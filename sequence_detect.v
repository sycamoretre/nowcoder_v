==> flow/design.v <==
`timescale 1ns/1ns
module sequence_detect(
	input clk,
	input rst_n,
	input data,
	output reg match,
	output reg not_match
	);
    parameter S0=0,S1=1,S2=2,S3=3,S4=4,S5=5,F0=6,F1=7,F2=8,F3=9,F4=10,F5=11,IDLE=12;
    reg [3:0] state,next;
    always@(posedge clk or negedge rst_n)begin
        if(!rst_n) state<=IDLE;
        else       state<=next;
    end
    always@(*)begin
        case(state)
            IDLE:   next = data?F0:S0;
            S0:     next = data?S1:F1;
            S1:     next = data?S2:F2;
            S2:     next = data?S3:F3;
            S3:     next = data?F4:S4;
            S4:     next = data?F5:S5;
            S5:     next = data?F0:S0;
            F0:     next = F1;
            F1:     next = F2;
            F2:     next = F3;
            F3:     next = F4;
            F4:     next = F5;
            F5:     next = data?F0:S0;
            default:next = IDLE;
        endcase
    end
    always@(*)begin
        if(!rst_n) begin
            match     <=0;
            not_match <=0;
        end
        else begin
            match     <=(state==S5);
            not_match <=(state==F5);
        end
    end
endmodule
== From RTL to reports: sequence_detect ==
The steps from the RTL of sequence_detect to its reports follow in flow order.
Lines are those of the file above, counted from 1.
Operators: Yosys type, input widths -> output width; for muxes data width and select width s.
The mark n/a stands for no value.
Inputs
  design top: sequence_detect
  clock port: clk
  cell library: sky130hd
  library corner: tt_025C_1v80

== After elaboration ==
Source: Yosys, flattened and elaborated, memories not mapped. Widths are those after wreduce; folded enables and synchronous resets count as part of the registers. Registers that Yosys merges into a memory's read port (data or address) are not register bits. Print and check cells do not count. Equal cells are merged and count once.
Cells by class
  add/subtract/negate cells: 0
  multipliers: 0
  div/mod/pow operators: 0
  $lt $le $gt $ge: 0
  equal/unequal tests: 12
  shifts and indexed selects: 0
  muxes and demuxes: 9
  bitwise operators: 0
  reductions and logical operators: 2
Operators by type and width (count)
  $pmux 4 s11: 1
  $eq 4x4->1 const B: 5
  $eq 4x3->1 const B: 4
  $mux 4: 4
  $eq 4x2->1 const B: 2
  $mux 3: 2
  $eq 4x1->1 const B: 1
  $logic_not 4->1: 1
  $reduce_or 3->1: 1
  $mux 1: 2
Word-level totals
  register bits: 4
  bits in latches: 0
  RAM bits: 0
  memory bits (read-only): 0
  word width x clocked read ports: 0
  memory cells: 0
  input port bits: 3
  output and inout port bits: 2
  cells after elaboration: 24

== Depth ==
Yosys ltp: most cells in a row. Word level: on the elaborated netlist, between registers, memories and ports. Mapped: between sequential cells and ports; inverters and the memories' decode and read muxes count.
Logic depth
  depth after elaboration: 3
  ABC_AREA: 0
  mapped depth: 2
  gate-level depth less buffers: 2

== Netlist ==
Source: synth_stat.txt of the flow (Yosys; design flattened, memories mapped). It holds for the ABC_AREA given above (unset counts as 0); a run with the other value may have another netlist.
Synthesis totals
  mapped cells: 30
  cell area after synthesis: 439.2 µm²
  sequential area: 326.6 µm²
  mapped flip-flops: 13
  buffers: 0
Cell types
  sky130_fd_sc_hd__dfrtp_1: count 12, total area 300.288 µm²
  sky130_fd_sc_hd__dfstp_2: count 1, total area 26.275 µm²
  sky130_fd_sc_hd__a21o_1: count 3, total area 22.522 µm²
  sky130_fd_sc_hd__and2_2: count 3, total area 22.522 µm²
  sky130_fd_sc_hd__a21o_2: count 2, total area 17.517 µm²
  sky130_fd_sc_hd__and2b_2: count 2, total area 17.517 µm²
  sky130_fd_sc_hd__and2_1: count 2, total area 12.512 µm²
  sky130_fd_sc_hd__nor2_1: count 2, total area 7.507 µm²
  sky130_fd_sc_hd__nor3_1: count 1, total area 5.005 µm²
  sky130_fd_sc_hd__conb_1: count 1, total area 3.754 µm²
  sky130_fd_sc_hd__inv_2: count 1, total area 3.754 µm²

== Timing after synthesis ==
Path of least setup slack by OpenSTA after synthesis, without wires, with an ideal clock, recovery checks aside; 20% of the period is set as input and as output delay. Where synthesis merged equal registers, the netlist keeps one of their names.
Timing post-synthesis
  path type: reg2reg
  start point: register state
  end point: register state
  clock period: 0.687 ns
  library setup time: 0.125 ns
  launch time at the first pin: 0.000 ns
  arrival time: 0.617 ns
  required time: 0.562 ns
  path slack: -0.055 ns
  path delay: 0.742 ns
  driving pins on the path: 3
  buffers on the path: 0
  period reached after synthesis: 0.742 ns
"path delay" is the arrival time less input delay plus setup time.
"driving pins on the path": output pins that drive a net of the path, with the launching flip-flop's if there is one; two outputs of one cell count as two.
"period reached after synthesis" = period - worst setup slack (recovery checks aside). The figure is calculated, with input and output delays left at 20% of the set period.
Where an end lacks its bit number, it is one bit of the signal, or one of the new flip-flops if synthesis recoded a state register.
On the way, post-synthesis
  path through: sky130_fd_sc_hd__dfrtp_1 > sky130_fd_sc_hd__nor3_1 > sky130_fd_sc_hd__nor2_1
Ends and longest elaborated chain, post-synthesis
  from (decl): RTL line 10  | reg [3:0] state,next;
  from (assign): RTL line 12  | if(!rst_n) state<=IDLE;
  from (assign): RTL line 13  | else       state<=next;
  to (assign): RTL line 12
  to (assign): RTL line 13
  to (decl): RTL line 10
Chain of elaborated cells between the ends: none given.

== Path in the finished layout ==
Path of least setup slack in the final report of entry A (OpenROAD, finished layout, wires in). Where an end is a register, its clock arrival counts in the times.
Timing post-layout
  path type: reg2out
  start point: register state
  end point: output port match
  clock period: 1.03 ns
  external output delay: 0.21 ns
  launch time at the first pin: 0.26 ns
  arrival time: 0.92 ns
  required time: 0.82 ns
  path slack: -0.09 ns
  driving pins on the path: 3
  buffers on the path: 1
Where an end lacks its bit number, it is one bit of the signal, or one of the new flip-flops if synthesis recoded a state register.
The rows between start and end are the longest chain of elaborated cells between them; the timing report does not say that the signal goes this way. Where chains are equally long, one stands for them.
Each line given opens the expression or statement behind the cell; cells for indexed reads and writes are added by Yosys, which also makes memories of some case tables.
On the way, post-layout
  path through: sky130_fd_sc_hd__dfrtp_1 > sky130_fd_sc_hd__and2_1 > sky130_fd_sc_hd__buf_2
  length of the longest elaborated chain: 2
  elaborated cells between the ends (all ways): 2
  those cells by class: eq/ne: 1; mux: 1
Ends and longest elaborated chain, post-layout
  from (decl): RTL line 10  | reg [3:0] state,next;
  from (assign): RTL line 12  | if(!rst_n) state<=IDLE;
  from (assign): RTL line 13  | else       state<=next;
  $eq 4x3->1: RTL line 39  | match     <=(state==S5);
  $mux 1: RTL line 34  | if(!rst_n) begin
  to (decl): RTL line 6  | output reg match,

Top module sequence_detect; platform sky130hd; tools Yosys and OpenROAD; 2 stored runs in no particular order. Input and output delays are each 20% of the period that was set; the output load is 0.01 pF.
"achieved clock period (ns)" = clock period - worst setup slack. The figure is calculated, with input and output delays left at 20% of the set period.
"worst setup path time (ns)" = time allowed to the worst setup path (clock period - input delay - output delay, where it has them) - its slack; a late launch clock adds to it, a late capture clock takes from it.
"finish__power__total" rests on the timing tool's default activity at the inputs, not on a simulated workload.

settings of entry A
{
  "period_ns": 1.03,
  "CAP_MARGIN": 20,
  "CORE_MARGIN": 2,
  "CORE_UTILIZATION": 40,
  "SLEW_MARGIN": 20
}
report of entry A
yosys chip area after synthesis (um^2): 439.2
finish__design__die__area: 1379.0
finish__design__instance__area__stdcell: 538.0
finish__design__instance__utilization: 0.5506
finish__timing__setup__ws: -0.093
finish__timing__setup__tns: -0.181
finish__timing__hold__ws: 0.024
finish__power__total: 9.406e-04
achieved clock period (ns): 1.123
worst setup path time (ns): 0.92
worst setup path kind: reg2out

settings of entry B
{
  "period_ns": 1.37,
  "CORE_UTILIZATION": 57,
  "PLACE_DENSITY": 0.8,
  "CORE_ASPECT_RATIO": 0.7,
  "CORE_MARGIN": 4,
  "CELL_PAD_IN_SITES_GLOBAL_PLACEMENT": 1,
  "CELL_PAD_IN_SITES_DETAIL_PLACEMENT": 1,
  "CTS_CLUSTER_DIAMETER": 219,
  "CAP_MARGIN": 20,
  "SLEW_MARGIN": 20
}
report of entry B: did not finish, floorplan, PDN-0185
